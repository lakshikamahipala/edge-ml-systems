==> flow/design.v <==
module bnn_dot_top #(
    parameter integer N_BITS  = 256,
    parameter integer WORD_W  = 32,
    parameter integer N_WORDS = N_BITS / WORD_W
)(
    input  wire                 clk,
    input  wire                 rst_n,
    input  wire                 start,
    input  wire [WORD_W-1:0]    a_word,
    input  wire [WORD_W-1:0]    w_word,
    input  wire                 word_valid,
    input  wire                 last_word,
    output wire                 done,
    output wire signed [31:0]   acc_out
);
    xnor_popcount_dot #(
        .N_BITS(N_BITS),
        .WORD_W(WORD_W),
        .N_WORDS(N_WORDS)
    ) u_dot (
        .clk(clk),
        .rst_n(rst_n),
        .start(start),
        .a_word(a_word),
        .w_word(w_word),
        .word_valid(word_valid),
        .last_word(last_word),
        .done(done),
        .acc_out(acc_out)
    );
endmodule
module popcount32 (
    input  wire [31:0] x,
    output wire [5:0]  count
);
    wire [1:0] s0 [15:0];
    genvar i;
    generate
        for (i=0; i<16; i=i+1) begin : GEN_PAIR
            assign s0[i] = x[2*i] + x[2*i+1];
        end
    endgenerate
    wire [2:0] s1 [7:0];
    generate
        for (i=0; i<8; i=i+1) begin : GEN_QUAD
            assign s1[i] = s0[2*i] + s0[2*i+1];
        end
    endgenerate
    wire [3:0] s2 [3:0];
    generate
        for (i=0; i<4; i=i+1) begin : GEN_OCT
            assign s2[i] = s1[2*i] + s1[2*i+1];
        end
    endgenerate
    wire [4:0] s3 [1:0];
    assign s3[0] = s2[0] + s2[1];
    assign s3[1] = s2[2] + s2[3];
    assign count = s3[0] + s3[1];  
endmodule
module xnor_popcount_dot #(
    parameter integer N_BITS   = 256,   
    parameter integer WORD_W   = 32,     
    parameter integer N_WORDS  = N_BITS / WORD_W
)(
    input  wire                 clk,
    input  wire                 rst_n,
    input  wire                 start,
    input  wire [WORD_W-1:0]    a_word,
    input  wire [WORD_W-1:0]    w_word,
    input  wire                 word_valid,
    input  wire                 last_word,
    output reg                  done,
    output reg signed [31:0]    acc_out
);
    wire [WORD_W-1:0] xnor_bits = ~(a_word ^ w_word);
    wire [5:0] pc;
    popcount32 u_pc(.x(xnor_bits[31:0]), .count(pc));
    wire signed [31:0] contrib = $signed({1'b0, pc}) * 2 - WORD_W;
    reg signed [31:0] acc;
    always @(posedge clk) begin
        if (!rst_n) begin
            acc     <= 0;
            done    <= 0;
            acc_out <= 0;
        end else begin
            done <= 0;
            if (start) begin
                acc <= 0;
            end
            if (word_valid) begin
                acc <= acc + contrib;
                if (last_word) begin
                    acc_out <= acc + contrib;
                    done <= 1'b1;
                end
            end
        end
    end
endmodule
Reports on bnn_dot_top
The steps from the RTL of bnn_dot_top to its reports follow in flow order.
Lines are those of the file above, counted from 1.
Library cell names are shortened.
{"block": "setup", "design": "bnn_dot_top", "clock": "clk", "cell_library": "sky130hd", "lib_corner": "tt_025C_1v80"}

Elaborated design
Counts by Yosys on the flattened word-level netlist (proc, flatten, opt, wreduce; memories kept). Register bits leave out memories and registers merged into their read ports (data or address). Print and check cells are left out. Cells with the same type and inputs are merged into one.
{"block": "bits", "word_cells": 44, "output_inout_bits": 33, "reg_bits": 65}
{"block": "classes", "n_reduce_logical": 3, "add_sub_neg": 33, "muxes": 3, "logic": 2}
{"block": "op_table", "op": "32-bit two-way mux", "count": 2}
{"block": "op_table", "op": "1-bit by 1-bit adder with 2-bit output", "count": 16}
{"block": "op_table", "op": "32-bit adder", "count": 1}
{"block": "op_table", "op": "32-bit bitwise XOR", "count": 1}
{"block": "op_table", "op": "32-bit inverter", "count": 1}
{"block": "op_table", "op": "2-bit by 2-bit adder with 3-bit output", "count": 8}
{"block": "op_table", "op": "3-bit by 3-bit adder with 4-bit output", "count": 4}
{"block": "op_table", "op": "4-bit by 4-bit adder with 5-bit output", "count": 2}
{"block": "op_table", "op": "7-bit by 6-bit subtractor with 8-bit output with constant B", "count": 1}
{"block": "op_table", "op": "5-bit by 5-bit adder with 6-bit output", "count": 1}
{"block": "op_table", "op": "2-bit AND reduction", "count": 2}
{"block": "op_table", "op": "2-bit nonzero test", "count": 1}
{"block": "op_table", "op": "1-bit two-way mux", "count": 1}

Depth
Yosys ltp: most cells in a row. Word level: on the elaborated netlist, between registers, memories and ports. Mapped: between sequential cells and ports; inverters and the memories' decode and read muxes count.
{"block": "depth", "word_depth": 10, "ABC_AREA": 0, "depth_mapped": 28, "mapped_depth_nobuf": 28}

Netlist
Source: synth_stat.txt of the flow (Yosys; design flattened, memories mapped). It holds for the ABC_AREA given above (unset counts as 0); a run with the other value may have another netlist.
Totals and module areas in this step are rounded.
{"block": "by_type", "cell": "dfxtp_1", "count": 63, "area_total_um2": 1261.21}
{"block": "by_type", "cell": "fa_1", "count": 25, "area_total_um2": 500.48}
{"block": "by_type", "cell": "xnor2_1", "count": 44, "area_total_um2": 385.37}
{"block": "by_type", "cell": "xor2_1", "count": 27, "area_total_um2": 236.477}
{"block": "by_type", "cell": "o21ai_0", "count": 41, "area_total_um2": 205.197}
{"block": "by_type", "cell": "nor2_1", "count": 54, "area_total_um2": 202.694}
{"block": "by_type", "cell": "nand3_1", "count": 40, "area_total_um2": 200.192}
{"block": "by_type", "cell": "nand2_1", "count": 53, "area_total_um2": 198.941}
{"block": "by_type", "cell": "a21oi_1", "count": 38, "area_total_um2": 190.182}
{"block": "by_type", "cell": "ha_1", "count": 13, "area_total_um2": 162.656}
{"block": "by_type", "cell": "clkbuf_1", "count": 43, "area_total_um2": 161.405}
{"block": "by_type", "cell": "inv_1", "count": 41, "area_total_um2": 153.898}
{"block": "by_type", "cell": "a211oi_1", "count": 14, "area_total_um2": 105.101}
{"block": "by_type", "cell": "nor3_1", "count": 21, "area_total_um2": 105.101}
{"block": "by_type", "cell": "a21o_1", "count": 10, "area_total_um2": 75.072}
{"block": "by_type", "cell": "nor3b_1", "count": 10, "area_total_um2": 75.072}
{"block": "by_type", "cell": "a31oi_1", "count": 11, "area_total_um2": 68.816}
{"block": "by_type", "cell": "o21a_1", "count": 9, "area_total_um2": 67.565}
Not listed: further types 66, cells in them 165.
{"block": "mapped", "cell_count": 722, "ff_cells": 63, "yosys_area_mm2": 0.00571}
The figures by module come from a second, unflattened synthesis with its own total; it is not the netlist above.
{"block": "unflattened", "hier_cells": 715, "hier_area_mm2": 0.0058}
Each row is one instance without its submodules.
{"block": "modules", "module": "xnor_popcount_dot", "mod_area_mm2": 0.00505, "cells": 644, "n_inst": 1}
{"block": "modules", "module": "popcount32", "mod_area_mm2": 0.000751, "cells": 71, "n_inst": 1}
{"block": "modules", "module": "bnn_dot_top", "mod_area_mm2": 0, "cells": 0, "n_inst": 1}

Timing after synthesis
OpenSTA on the mapped netlist: ideal clock, no wires. The path of least setup slack (recovery checks aside). Input and output delay are each 20% of the period. Register names are those of the netlist, which keeps one name where synthesis merged equal registers.
{"block": "synth_timing", "path_type": "input port to flip-flop", "start": "input a_word[0]", "end": "register u_dot.acc_out[21]", "input_delay_ns": 1.546, "launch_ns": 1.546, "n_path_buf": 1, "t_required_ns": 7.668, "slack_ns": -0.513, "path_delay_ns": 6.696, "tclk_ns": 7.73, "arrival_time_ns": 8.180, "setup_time_ns": 0.062, "stages": 27, "period_less_setup_slack_ns": 8.243}
"path_delay_ns" = arrival - input delay + setup time.
"stages" counts driving pins, that of a launching flip-flop among them; a cell with two outputs on the path counts twice.
"period_less_setup_slack_ns" is the clock period less the worst setup slack; recovery checks do not enter. This is arithmetic on one report: input and output delays are still those of the set period (20% each).
The rows between start and end are the longest chain of elaborated cells between them; the timing report does not say that the signal goes this way. Where chains are equally long, one stands for them.
Each line given opens the expression or statement behind the cell; cells for indexed reads and writes are added by Yosys, which also makes memories of some case tables.
{"block": "synth_via", "path_cell_list": "xnor2_1 -> fa_1 -> inv_1 -> fa_1 -> fa_1 -> fa_1 -> fa_1 -> fa_1 -> inv_1 -> ha_1 -> inv_1 -> fa_1 -> nor2b_4 -> o31a_1 -> buf_6 -> xnor2_4 -> ha_1 -> inv_1 -> ha_1 -> a211o_1 -> o221ai_2 -> o41ai_2 -> o21a_1 -> a221oi_1 -> a311oi_1 -> or4_1 -> nand3_1", "elab_chain_cells": 9, "cells_between": 9}
{"block": "synth_lines", "item": "start: declaration", "line_no": 9, "text": "input  wire [WORD_W-1:0]    a_word,"}
{"block": "synth_lines", "item": "32-bit bitwise XOR", "line_no": 75, "text": "wire [WORD_W-1:0] xnor_bits = ~(a_word ^ w_word);"}
{"block": "synth_lines", "item": "32-bit inverter", "line_no": 75}
{"block": "synth_lines", "item": "1-bit by 1-bit adder with 2-bit output", "line_no": 40, "text": "assign s0[i] = x[2*i] + x[2*i+1];"}
{"block": "synth_lines", "item": "2-bit by 2-bit adder with 3-bit output", "line_no": 46, "text": "assign s1[i] = s0[2*i] + s0[2*i+1];"}
{"block": "synth_lines", "item": "3-bit by 3-bit adder with 4-bit output", "line_no": 52, "text": "assign s2[i] = s1[2*i] + s1[2*i+1];"}
{"block": "synth_lines", "item": "4-bit by 4-bit adder with 5-bit output", "line_no": 56, "text": "assign s3[0] = s2[0] + s2[1];"}
{"block": "synth_lines", "item": "5-bit by 5-bit adder with 6-bit output", "line_no": 58, "text": "assign count = s3[0] + s3[1];"}
{"block": "synth_lines", "item": "7-bit by 6-bit subtractor with 8-bit output", "line_no": 78, "text": "wire signed [31:0] contrib = $signed({1'b0, pc}) * 2 - WORD_W;"}
{"block": "synth_lines", "item": "32-bit adder", "line_no": 93, "text": "acc_out <= acc + contrib;"}
{"block": "synth_lines", "item": "end: assignment", "line_no": 84, "text": "acc_out <= 0;"}
{"block": "synth_lines", "item": "end: assignment", "line_no": 93}
{"block": "synth_lines", "item": "end: declaration", "line_no": 73, "text": "output reg signed [31:0]    acc_out"}

Worst path after layout
Path of least setup slack in the final report of run B (OpenROAD, finished layout, wires in). Where an end is a register, its clock arrival counts in the times.
{"block": "layout_timing", "path_type": "input port to flip-flop", "start": "input a_word[0]", "end": "register u_dot.acc[30]", "n_path_buf": 2, "launch_ns": 3.44, "tclk_ns": 17.2, "setup_time_ns": 0.06, "stages": 26, "t_required_ns": 17.49, "slack_ns": 5.93, "input_delay_ns": 3.44, "arrival_time_ns": 11.56}
The rows between start and end are the longest chain of elaborated cells between them; the timing report does not say that the signal goes this way. Where chains are equally long, one stands for them.
At most two assigning lines are given for a register; there are more.
{"block": "layout_via", "path_cell_list": "clkdlybuf4s50_1 -> xnor2_1 -> fa_1 -> inv_1 -> fa_1 -> fa_1 -> fa_1 -> fa_1 -> fa_1 -> inv_1 -> ha_1 -> inv_1 -> fa_1 -> nor2b_4 -> o31a_1 -> xnor2_4 -> ha_1 -> buf_4 -> inv_1 -> nor2_1 -> a211oi_1 -> o21a_1 -> o21ai_0 -> a41o_1 -> or4_1 -> nand3_1", "elab_chain_cells": 10, "cells_between": 10}
{"block": "layout_lines", "item": "start: declaration", "line_no": 9, "text": "input  wire [WORD_W-1:0]    a_word,"}
{"block": "layout_lines", "item": "32-bit bitwise XOR", "line_no": 75, "text": "wire [WORD_W-1:0] xnor_bits = ~(a_word ^ w_word);"}
{"block": "layout_lines", "item": "32-bit inverter", "line_no": 75}
{"block": "layout_lines", "item": "1-bit by 1-bit adder with 2-bit output", "line_no": 40, "text": "assign s0[i] = x[2*i] + x[2*i+1];"}
{"block": "layout_lines", "item": "2-bit by 2-bit adder with 3-bit output", "line_no": 46, "text": "assign s1[i] = s0[2*i] + s0[2*i+1];"}
{"block": "layout_lines", "item": "3-bit by 3-bit adder with 4-bit output", "line_no": 52, "text": "assign s2[i] = s1[2*i] + s1[2*i+1];"}
{"block": "layout_lines", "item": "4-bit by 4-bit adder with 5-bit output", "line_no": 56, "text": "assign s3[0] = s2[0] + s2[1];"}
{"block": "layout_lines", "item": "5-bit by 5-bit adder with 6-bit output", "line_no": 58, "text": "assign count = s3[0] + s3[1];"}
{"block": "layout_lines", "item": "7-bit by 6-bit subtractor with 8-bit output", "line_no": 78, "text": "wire signed [31:0] contrib = $signed({1'b0, pc}) * 2 - WORD_W;"}
{"block": "layout_lines", "item": "32-bit adder", "line_no": 91, "text": "acc <= acc + contrib;"}
{"block": "layout_lines", "item": "32-bit two-way mux", "line_no": 90, "text": "if (word_valid) begin"}
{"block": "layout_lines", "item": "end: assignment", "line_no": 88, "text": "acc <= 0;"}
{"block": "layout_lines", "item": "end: assignment", "line_no": 91}
{"block": "layout_lines", "item": "end: declaration", "line_no": 79, "text": "reg signed [31:0] acc;"}

--- measured runs ---
Flow measurements of bnn_dot_top on sky130hd: 2 stored runs with different settings, listed in no order. Input and output delays are each 20% of the period that was set; the output load is 0.01 pF.
"achieved_clock_period_ns" is the run's clock period less its worst setup slack. It is reckoned from that one timing run; input and output delays stay at 20% of the period that was set.
"timing.worst_path_ns": the worst setup path's part of the clock period (all of it between registers, 20% less for each end at a port) less its slack. A launch clock that arrives late makes it longer, a capture clock that arrives late makes it shorter.
The results are shown rounded.

{"run": "run A", "settings": { "period_ns": 6.45, "CORE_UTILIZATION": 42, "SETUP_SLACK_MARGIN": 0.79, "PLACE_DENSITY_LB_ADDON": 0.2, "CORE_MARGIN": 6, "CELL_PAD_IN_SITES_GLOBAL_PLACEMENT": 3, "CAP_MARGIN": 10, "SLEW_MARGIN": 25, "MAX_ROUTING_LAYER": "met4" }, "outcome": "no results, placement failed with FLW-0024"}
{"run": "run B", "settings": { "period_ns": 17.2, "CORE_UTILIZATION": 21, "SETUP_SLACK_MARGIN": 4.79, "PLACE_DENSITY_LB_ADDON": 0.29, "CORE_ASPECT_RATIO": 1.35, "CORE_MARGIN": 4, "GPL_TIMING_DRIVEN": 1, "CTS_CLUSTER_DIAMETER": 322, "CAP_MARGIN": 15, "SLEW_MARGIN": 25, "MIN_ROUTING_LAYER": "met2" }, "results": { "util_pct": 27.5, "achieved_clock_period_ns": 11.270, "final_hold_ws_ns": 0.450, "die_area_mm2": 0.0299, "timing.worst_path_ns": 7.83, "worstPathKind": "input port to flip-flop", "synth_chip_area_mm2": 0.00571, "total_negative_slack_ns": 0.000, "timing.setup.ws_ns": 5.93, "layout_stdcell_area_mm2": 0.00732 }}
--- end ---
