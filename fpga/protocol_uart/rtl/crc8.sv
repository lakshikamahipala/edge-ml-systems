==> flow/design.v <==
module crc8 (
    input  logic       clk,
    input  logic       rst,
    input  logic       init,
    input  logic       en,
    input  logic [7:0] data,
    output logic [7:0] crc
);
    function automatic [7:0] next_crc(input [7:0] c, input [7:0] d);
        integer i;
        reg [7:0] r;
        reg fb;
        begin
            r = c;
            for (i=0; i<8; i=i+1) begin
                fb = r[7] ^ d[7-i];
                r  = {r[6:0], 1'b0};
                if (fb) r = r ^ 8'h07;
            end
            next_crc = r;
        end
    endfunction
    always_ff @(posedge clk) begin
        if (rst) crc <= 8'h00;
        else if (init) crc <= 8'h00;
        else if (en) crc <= next_crc(crc, data);
    end
endmodule
==> Tool chain data of crc8 <==
Tool output for the design above, in the order of the flow.
Line numbers count from 1 in the design file above.
Operators carry their Yosys type and port widths (W data, S select, Z words).
Cell names lack the library's common part.
{ "inputs": {"top_module": "crc8", "clock": "clk", "lib": "sky130hd", "pvt_corner": "tt_025C_1v80"} }

==> Elaborated design <==
Counts by Yosys on the flattened word-level netlist (proc, flatten, opt, wreduce; memories kept). Register bits leave out memories and registers merged into their read ports (data or address). Print and check cells are left out. Cells with the same type and inputs are merged into one.
{ "op_classes": {"muxes": 29, "n_logic": 16, "n_reduce_logical": 1} }
{ "op_table": {"columns": ["op", "count"], "rows": [
  ["$mux W8", 21],
  ["$not A3 Y3", 8],
  ["$mux W3", 8],
  ["$xor A1 B1 Y1", 8],
  ["$reduce_or A2 Y1", 1]
]} }
{ "word_totals": {"reg_bits": 8, "output_inout_bits": 8, "elab_cells": 47} }

==> Depth <==
Yosys ltp: most cells in a row. Word level: on the elaborated netlist, between registers, memories and ports. Mapped: between sequential cells and ports; inverters and the memories' decode and read muxes count.
{ "logic_depth": {"word_depth": 37, "abc_area": 0, "ltp_mapped": 4, "depth_no_buf": 4} }

==> Netlist <==
The flow's flattened synthesis, as Yosys stat reports it; memories are mapped. The netlist is that of the ABC_AREA named above (0 if unset); the other value can give another one.
{ "by_type": {"columns": ["cell", "count"], "rows": [
  ["dfxtp_1", 8],
  ["xnor3_1", 4],
  ["xnor2_1", 10],
  ["xor2_1", 4],
  ["xnor2_2", 2],
  ["a211oi_1", 4],
  ["xor3_1", 1],
  ["nor2_1", 6],
  ["a21oi_1", 4],
  ["or3_1", 3],
  ["o21ai_0", 3],
  ["a31o_2", 1],
  ["or2_2", 1],
  ["buf_1", 1],
  ["clkbuf_1", 1],
  ["inv_1", 1],
  ["nand2_1", 1]
]} }
{ "mapped": {"mapped_cells": 55, "synth_area_um2": 565.5, "seqArea_um2": 160.2, "flip_flops": 8, "buffers": 2} }

==> Path before layout <==
OpenSTA on the mapped netlist: ideal clock, no wires. The path of least setup slack (recovery checks aside). Input and output delay are each 20% of the period. Register names are those of the netlist, which keeps one name where synthesis merged equal registers.
{ "synth_path": {"kind": "reg2reg", "start": "reg crc[6]", "end": "reg crc[1]", "period_ns": 1.65, "setup_ns": 0.070, "t_arrival_ns": 1.436, "setup_slack_ns": 0.144, "delay_ns": 1.506, "path_stages": 5, "n_path_buf": 0, "synth_period_reached_ns": 1.506} }
"delay_ns" = arrival - input delay + setup time.
"path_stages" counts driving pins, that of a launching flip-flop among them; a cell with two outputs on the path counts twice.
"synth_period_reached_ns" = period - worst setup slack (recovery checks aside). The figure is calculated, with input and output delays left at 20% of the set period.
Between the ends stands the longest chain of elaborated cells between them, by number of cells; it is not shown to be the way that was timed. Of several equally long chains one is given.
Each line given opens the expression or statement behind the cell; cells for indexed reads and writes are added by Yosys, which also makes memories of some case tables.
At most two assigning lines are given for a register; there are more.
{ "synth_via": {"path_cell_list": "dfxtp_1 > xnor2_2 > xnor3_1 > or3_1 > a21oi_1", "elab_chain_cells": 25, "cells_between": 25, "cone_lines": 5} }
{ "synth_rtl": {"columns": ["item", "line", "text"], "rows": [
  ["start: declaration", 7, "output logic [7:0] crc"],
  ["start: assignment", 24, "if (rst) crc <= 8'h00;"],
  ["start: assignment", 26, "else if (en) crc <= next_crc(crc, data);"],
  ["$mux W8", 26, null],
  ["$mux W8", 25, "else if (init) crc <= 8'h00;"],
  ["$mux W8", 24, null],
  ["$xor A1 B1 Y1", 16, "fb = r[7] ^ d[7-i];"],
  ["$mux W3", 18, "if (fb) r = r ^ 8'h07;"],
  ["$mux W8", 26, null],
  ["$mux W8", 25, null],
  ["(+11 left out)", null, null],
  ["$mux W8", 25, null],
  ["$mux W8", 24, null],
  ["$mux W8", 26, null],
  ["$mux W8", 25, null],
  ["$mux W8", 24, null],
  ["$xor A1 B1 Y1", 16, null],
  ["$mux W3", 18, null],
  ["end: assignment", 24, null],
  ["end: assignment", 26, null],
  ["end: declaration", 7, null]
]} }

Add stored flow runs of crc8

Module crc8, platform sky130hd: 2 stored runs of the flow (Yosys, OpenROAD) with differing settings, in no particular order. Input and output delays are each 20% of the period that was set; the output load is 0.01 pF.
[
  {
    "run": "run A",
    "settings": { "period_ns": 1.28, "CORE_UTILIZATION": 64, "SETUP_SLACK_MARGIN": -0.08, "PLACE_DENSITY_LB_ADDON": 0.15, "CORE_MARGIN": 8, "TNS_END_PERCENT": 80, "CTS_CLUSTER_SIZE": 57, "CAP_MARGIN": 20, "MAX_ROUTING_LAYER": "met4", "SLEW_MARGIN": 20 },
    "outcome": "no results, floorplanning failed with PDN-0185"
  },
  {
    "run": "run B",
    "settings": { "period_ns": 0.964, "CORE_UTILIZATION": 60, "SETUP_SLACK_MARGIN": 0.24, "CELL_PAD_IN_SITES_DETAIL_PLACEMENT": 1, "ABC_AREA": 0, "CTS_CLUSTER_SIZE": 81, "SLEW_MARGIN": 0, "MIN_ROUTING_LAYER": "met1", "MAX_ROUTING_LAYER": "met5", "CAP_MARGIN": 20, "CORE_MARGIN": 2 },
    "outcome": "no results, placement failed with GPL-0301"
  }
]
