==> flow/design.v <==
module uart_echo_top #(
    parameter int CLK_HZ = 50_000_000,
    parameter int BAUD   = 115200
)(
    input  wire clk,
    input  wire rst_n,
    input  wire uart_rx_i,
    output wire uart_tx_o
);
    wire [7:0] rx_data;
    wire       rx_valid;
    reg        tx_start;
    reg  [7:0] tx_data;
    wire       tx_busy;
    uart_rx #(.CLK_HZ(CLK_HZ), .BAUD(BAUD)) u_rx (
        .clk(clk), .rst_n(rst_n),
        .rx(uart_rx_i),
        .data(rx_data),
        .valid(rx_valid)
    );
    uart_tx #(.CLK_HZ(CLK_HZ), .BAUD(BAUD)) u_tx (
        .clk(clk), .rst_n(rst_n),
        .start(tx_start),
        .data(tx_data),
        .tx(uart_tx_o),
        .busy(tx_busy)
    );
    always @(posedge clk) begin
        if (!rst_n) begin
            tx_start <= 1'b0;
            tx_data  <= 8'h00;
        end else begin
            tx_start <= 1'b0;
            if (rx_valid && !tx_busy) begin
                tx_data  <= rx_data;
                tx_start <= 1'b1;
            end
        end
    end
endmodule
module uart_rx #(
    parameter int CLK_HZ = 50_000_000,
    parameter int BAUD   = 115200
)(
    input  wire clk,
    input  wire rst_n,
    input  wire rx,
    output reg  [7:0] data,
    output reg  valid
);
    localparam int CLKS_PER_BIT = CLK_HZ / BAUD;
    typedef enum logic [2:0] {IDLE, START, DATA, STOP, DONE} state_t;
    state_t state;
    reg [$clog2(CLKS_PER_BIT+1)-1:0] clk_cnt;
    reg [2:0] bit_idx;
    reg [7:0] shift;
    always @(posedge clk) begin
        if (!rst_n) begin
            state   <= IDLE;
            clk_cnt <= 0;
            bit_idx <= 0;
            shift   <= 0;
            data    <= 0;
            valid   <= 0;
        end else begin
            valid <= 0;
            case (state)
                IDLE: begin
                    clk_cnt <= 0;
                    bit_idx <= 0;
                    if (rx == 1'b0) state <= START;  
                end
                START: begin
                    if (clk_cnt == (CLKS_PER_BIT/2)) begin
                        if (rx == 1'b0) begin
                            clk_cnt <= 0;
                            state   <= DATA;
                        end else begin
                            state <= IDLE;  
                        end
                    end else begin
                        clk_cnt <= clk_cnt + 1;
                    end
                end
                DATA: begin
                    if (clk_cnt == CLKS_PER_BIT-1) begin
                        clk_cnt <= 0;
                        shift[bit_idx] <= rx;
                        if (bit_idx == 3'd7) begin
                            bit_idx <= 0;
                            state   <= STOP;
                        end else begin
                            bit_idx <= bit_idx + 1;
                        end
                    end else begin
                        clk_cnt <= clk_cnt + 1;
                    end
                end
                STOP: begin
                    if (clk_cnt == CLKS_PER_BIT-1) begin
                        clk_cnt <= 0;
                        data  <= shift;
                        valid <= 1;
                        state <= DONE;
                    end else begin
                        clk_cnt <= clk_cnt + 1;
                    end
                end
                DONE: begin
                    state <= IDLE;
                end
                default: state <= IDLE;
            endcase
        end
    end
endmodule
module uart_tx #(
    parameter int CLK_HZ = 50_000_000,
    parameter int BAUD   = 115200
)(
    input  wire clk,
    input  wire rst_n,
    input  wire start,
    input  wire [7:0] data,
    output reg  tx,
    output reg  busy
);
    localparam int CLKS_PER_BIT = CLK_HZ / BAUD;
    typedef enum logic [2:0] {IDLE, START, DATA, STOP} state_t;
    state_t state;
    reg [$clog2(CLKS_PER_BIT+1)-1:0] clk_cnt;
    reg [2:0] bit_idx;
    reg [7:0] sh;
    always @(posedge clk) begin
        if (!rst_n) begin
            state   <= IDLE;
            tx      <= 1'b1;
            busy    <= 1'b0;
            clk_cnt <= 0;
            bit_idx <= 0;
            sh      <= 0;
        end else begin
            case (state)
                IDLE: begin
                    tx      <= 1'b1;
                    busy    <= 1'b0;
                    clk_cnt <= 0;
                    bit_idx <= 0;
                    if (start) begin
                        sh   <= data;
                        busy <= 1'b1;
                        state <= START;
                    end
                end
                START: begin
                    tx <= 1'b0;
                    if (clk_cnt == CLKS_PER_BIT-1) begin
                        clk_cnt <= 0;
                        state   <= DATA;
                    end else clk_cnt <= clk_cnt + 1;
                end
                DATA: begin
                    tx <= sh[bit_idx];
                    if (clk_cnt == CLKS_PER_BIT-1) begin
                        clk_cnt <= 0;
                        if (bit_idx == 3'd7) begin
                            bit_idx <= 0;
                            state   <= STOP;
                        end else bit_idx <= bit_idx + 1;
                    end else clk_cnt <= clk_cnt + 1;
                end
                STOP: begin
                    tx <= 1'b1;
                    if (clk_cnt == CLKS_PER_BIT-1) begin
                        clk_cnt <= 0;
                        state   <= IDLE;
                    end else clk_cnt <= clk_cnt + 1;
                end
                default: state <= IDLE;
            endcase
        end
    end
endmodule
# == From RTL to reports: uart_echo_top ==
# What the tools print for uart_echo_top, step after step.
# Lines are those of the file above, counted from 1.
# Cell names lack the library's common part.
# Not given: n/a
# design
top,uart_echo_top
clock,clk
cell_library,sky130hd
pvt_corner,tt_025C_1v80

# == Word-level counts ==
# Counts by Yosys on the flattened word-level netlist (proc, flatten, opt, wreduce; memories kept). Register bits leave out memories and registers merged into their read ports (data or address). Print and check cells are left out. Cells with the same type and inputs are merged into one.
# word_totals
reg_bits,66
n_memories,0
in_bits,3
ram_bits,0
romBits,0
word_cells,97
latchBits,0
clocked_rd_ports_x_width,0
# classes
reduce_logical,21
n_div,0
mux,29
n_cmp,0
logic,3
n_addsub,5
mul,0
shift,3
eq_ne,22
# ops
op,count
2-to-1 mux 3 bit,14
2-to-1 mux 9 bit,4
parallel mux 9 bit (select 3 bit),1
parallel mux 3 bit (select 4 bit),2
adder 9 x 1 -> 9 bit with constant B,2
== test 9 bit with constant B,2
parallel mux 9 bit (select 2 bit),1
!= test 2 x 1 -> 1 bit with constant B,8
AND reduction 2 bit,7
== test 3 x 2 -> 1 bit with constant B,4
parallel mux 3 bit (select 2 bit),2
AND reduction 5 bit,2
== test 9 x 8 -> 1 bit with constant B,1
variable shift 1 x 4 -> 8 bit,1
variable shift 1 x 4 -> 8 bit with constant A,1
nonzero test 4 bit,2
variable part select 8 x 3 -> 1 bit,1
AND 8 bit,1
OR 8 bit,1
NOT 8 bit,1
adder 3 x 1 -> 3 bit with constant B,2
== test 3 x 1 -> 1 bit with constant B,2
== test 3 bit with constant B,2
zero test 3 bit,2
!= test 2 bit with constant B,2
nonzero test 2 bit,2
OR reduction 2 bit,2
negation 3 -> 4 bit,1
# Not listed: further kinds 8, cells in them 10.

# == Depth ==
# Yosys ltp: most cells in a row. Word level: on the elaborated netlist, between registers, memories and ports. Mapped: between sequential cells and ports; inverters and the memories' decode and read muxes count.
# depth
ltp_word,5
ABC_AREA,0
depth_mapped,8

# == Netlist ==
# Yosys stat after the flow's synthesis: flattened, memories mapped to cells. It holds for the ABC_AREA given above (unset counts as 0); a run with the other value may have another netlist.
# Totals and module areas in this step are rounded.
# types
cell_type,count
dfxtp_1,69
nand2_1,87
a21oi_1,45
ha_1,11
nand3_1,25
or3_1,11
and3_1,9
nor2_1,15
a311oi_1,6
nand2b_1,8
a21o_1,6
buf_6,4
clkbuf_1,12
mux4_2,2
nand4b_1,5
a31oi_1,6
inv_1,9
mux2i_1,3
# Other cell types: 29; their cells: 52.
# mapped
mapped_cells,385
ffs,69
sequential_area_mm2,0.001381
synth_area_mm2,0.003179
n_buf,21
# The figures by module come from a second, unflattened synthesis with its own total; it is not the netlist above.
# hier_totals
hier_cells,377
area_unflattened_mm2,0.003378
# Each row is one instance without its submodules.
# by_module
module,instances,n_cells,mod_area_mm2
uart_rx,1,191,0.001754
uart_tx,1,148,0.001246
uart_echo_top,1,38,0.0003779

# == Path before layout ==
# Source: OpenSTA report_checks on the synthesized netlist (no wires, ideal clock, input and output delay 20% of the period each), path of least setup slack; recovery checks are left aside. Register names are those of the netlist, which keeps one name where synthesis merged equal registers.
# synth_timing
kind,register -> register
startpoint,register u_rx.clk_cnt[0]
endpoint,register u_rx.clk_cnt[4]
t_first_pin_ns,0.000
arrival_time_ns,1.665
stages,8
slack_ns,0.374
clock_period_ns,2.16
required_ns,2.039
path_delay_ns,1.786
period_less_setup_slack_ns,1.786
# "path_delay_ns" = arrival - input delay + setup time.
# "stages": output pins that drive a net of the path, with the launching flip-flop's if there is one; two outputs of one cell count as two.
# "period_less_setup_slack_ns" = period - worst setup slack (recovery checks aside). The figure is calculated, with input and output delays left at 20% of the set period.
# Between the ends stands the longest chain of elaborated cells between them, by number of cells; it is not shown to be the way that was timed. Of several equally long chains one is given.
# Each line given opens the expression or statement behind the cell; cells for indexed reads and writes are added by Yosys, which also makes memories of some case tables.
# A register here has more assigning lines than the two given.
# synth_via
path_cell_list,dfxtp_1 -> ha_1 -> nand3b_1 -> or4_1 -> o2bb2ai_1 -> buf_2 -> a21oi_1 -> o22ai_1
elab_chain_len,3
cone_cells,8
cone_classes,add/sub (1); eq/ne (3); mux (3); reduce/logical (1)
# synth_rtl
element,line,text
start: declaration,54,reg [$clog2(CLKS_PER_BIT+1)-1:0] clk_cnt;
start: assignment,82,clk_cnt <= clk_cnt + 1;
start: assignment,96,clk_cnt <= clk_cnt + 1;
adder 9 x 1 -> 9 bit,106,clk_cnt <= clk_cnt + 1;
2-to-1 mux 9 bit,100,if (clk_cnt == CLKS_PER_BIT-1) begin
parallel mux 9 bit (select 3 bit),67,case (state)
end: assignment,82,
end: assignment,96,
end: declaration,54,

# == Path in the finished layout ==
# Path of least setup slack in the final report of record 1 (OpenROAD, finished layout, wires in). Where an end is a register, its clock arrival counts in the times.
# layout_timing
kind,register -> register
startpoint,register u_rx.clk_cnt[1]
endpoint,register u_rx.clk_cnt[0]
slack_ns,1.06
clock_period_ns,3.36
stages,8
arrival_time_ns,2.55
t_first_pin_ns,0.34
required_ns,3.61
# Between the ends stands the longest chain of elaborated cells between them, by number of cells; it is not shown to be the way that was timed. Of several equally long chains one is given.
# A register here has more assigning lines than the two given.
# layout_via
path_cell_list,dfxtp_1 -> inv_1 -> ha_1 -> nand3b_1 -> nor4_2 -> o2bb2ai_1 -> nand2_1 -> o31ai_1
elab_chain_len,3
cone_cells,7
cone_classes,eq/ne (3); mux (3); reduce/logical (1)
# layout_rtl
element,line,text
start: declaration,54,reg [$clog2(CLKS_PER_BIT+1)-1:0] clk_cnt;
start: assignment,82,clk_cnt <= clk_cnt + 1;
start: assignment,96,clk_cnt <= clk_cnt + 1;
== test 9 bit,100,if (clk_cnt == CLKS_PER_BIT-1) begin
2-to-1 mux 9 bit,100,
parallel mux 9 bit (select 3 bit),67,case (state)
end: assignment,82,
end: assignment,96,
end: declaration,54,

# Record of 2 stored runs of the RTL-to-layout flow on uart_echo_top, platform sky130hd. The runs are unordered. Constraints: input delay and output delay 20% of the set period each, output load 0.01 pF.
# By "period_reached_ns" is meant the clock period of the run minus its worst setup slack. This is arithmetic on one report: input and output delays are still those of the set period (20% each).
# Results are given in rounded form.
# Among the settings, . means not set for that run.
run,period_ns,CAP_MARGIN,CORE_MARGIN,CORE_UTILIZATION,SLEW_MARGIN,SETUP_SLACK_MARGIN,PLACE_DENSITY,CORE_ASPECT_RATIO,MAX_ROUTING_LAYER,final_setup_ws_ns,period_reached_ns,total_die_area_mm2,layout_stdcell_area_mm2,synthArea_mm2,fin_tns_ns
record 1,3.36,20,2,40,20,.,.,.,.,1.056,2.304,0.008677,0.003486,0.003179,0.000
record 2,1.77,20,10,23,20,0.28,0.55,0.95,met4,0.057,1.713,0.01893,0.004493,0.003179,0.000
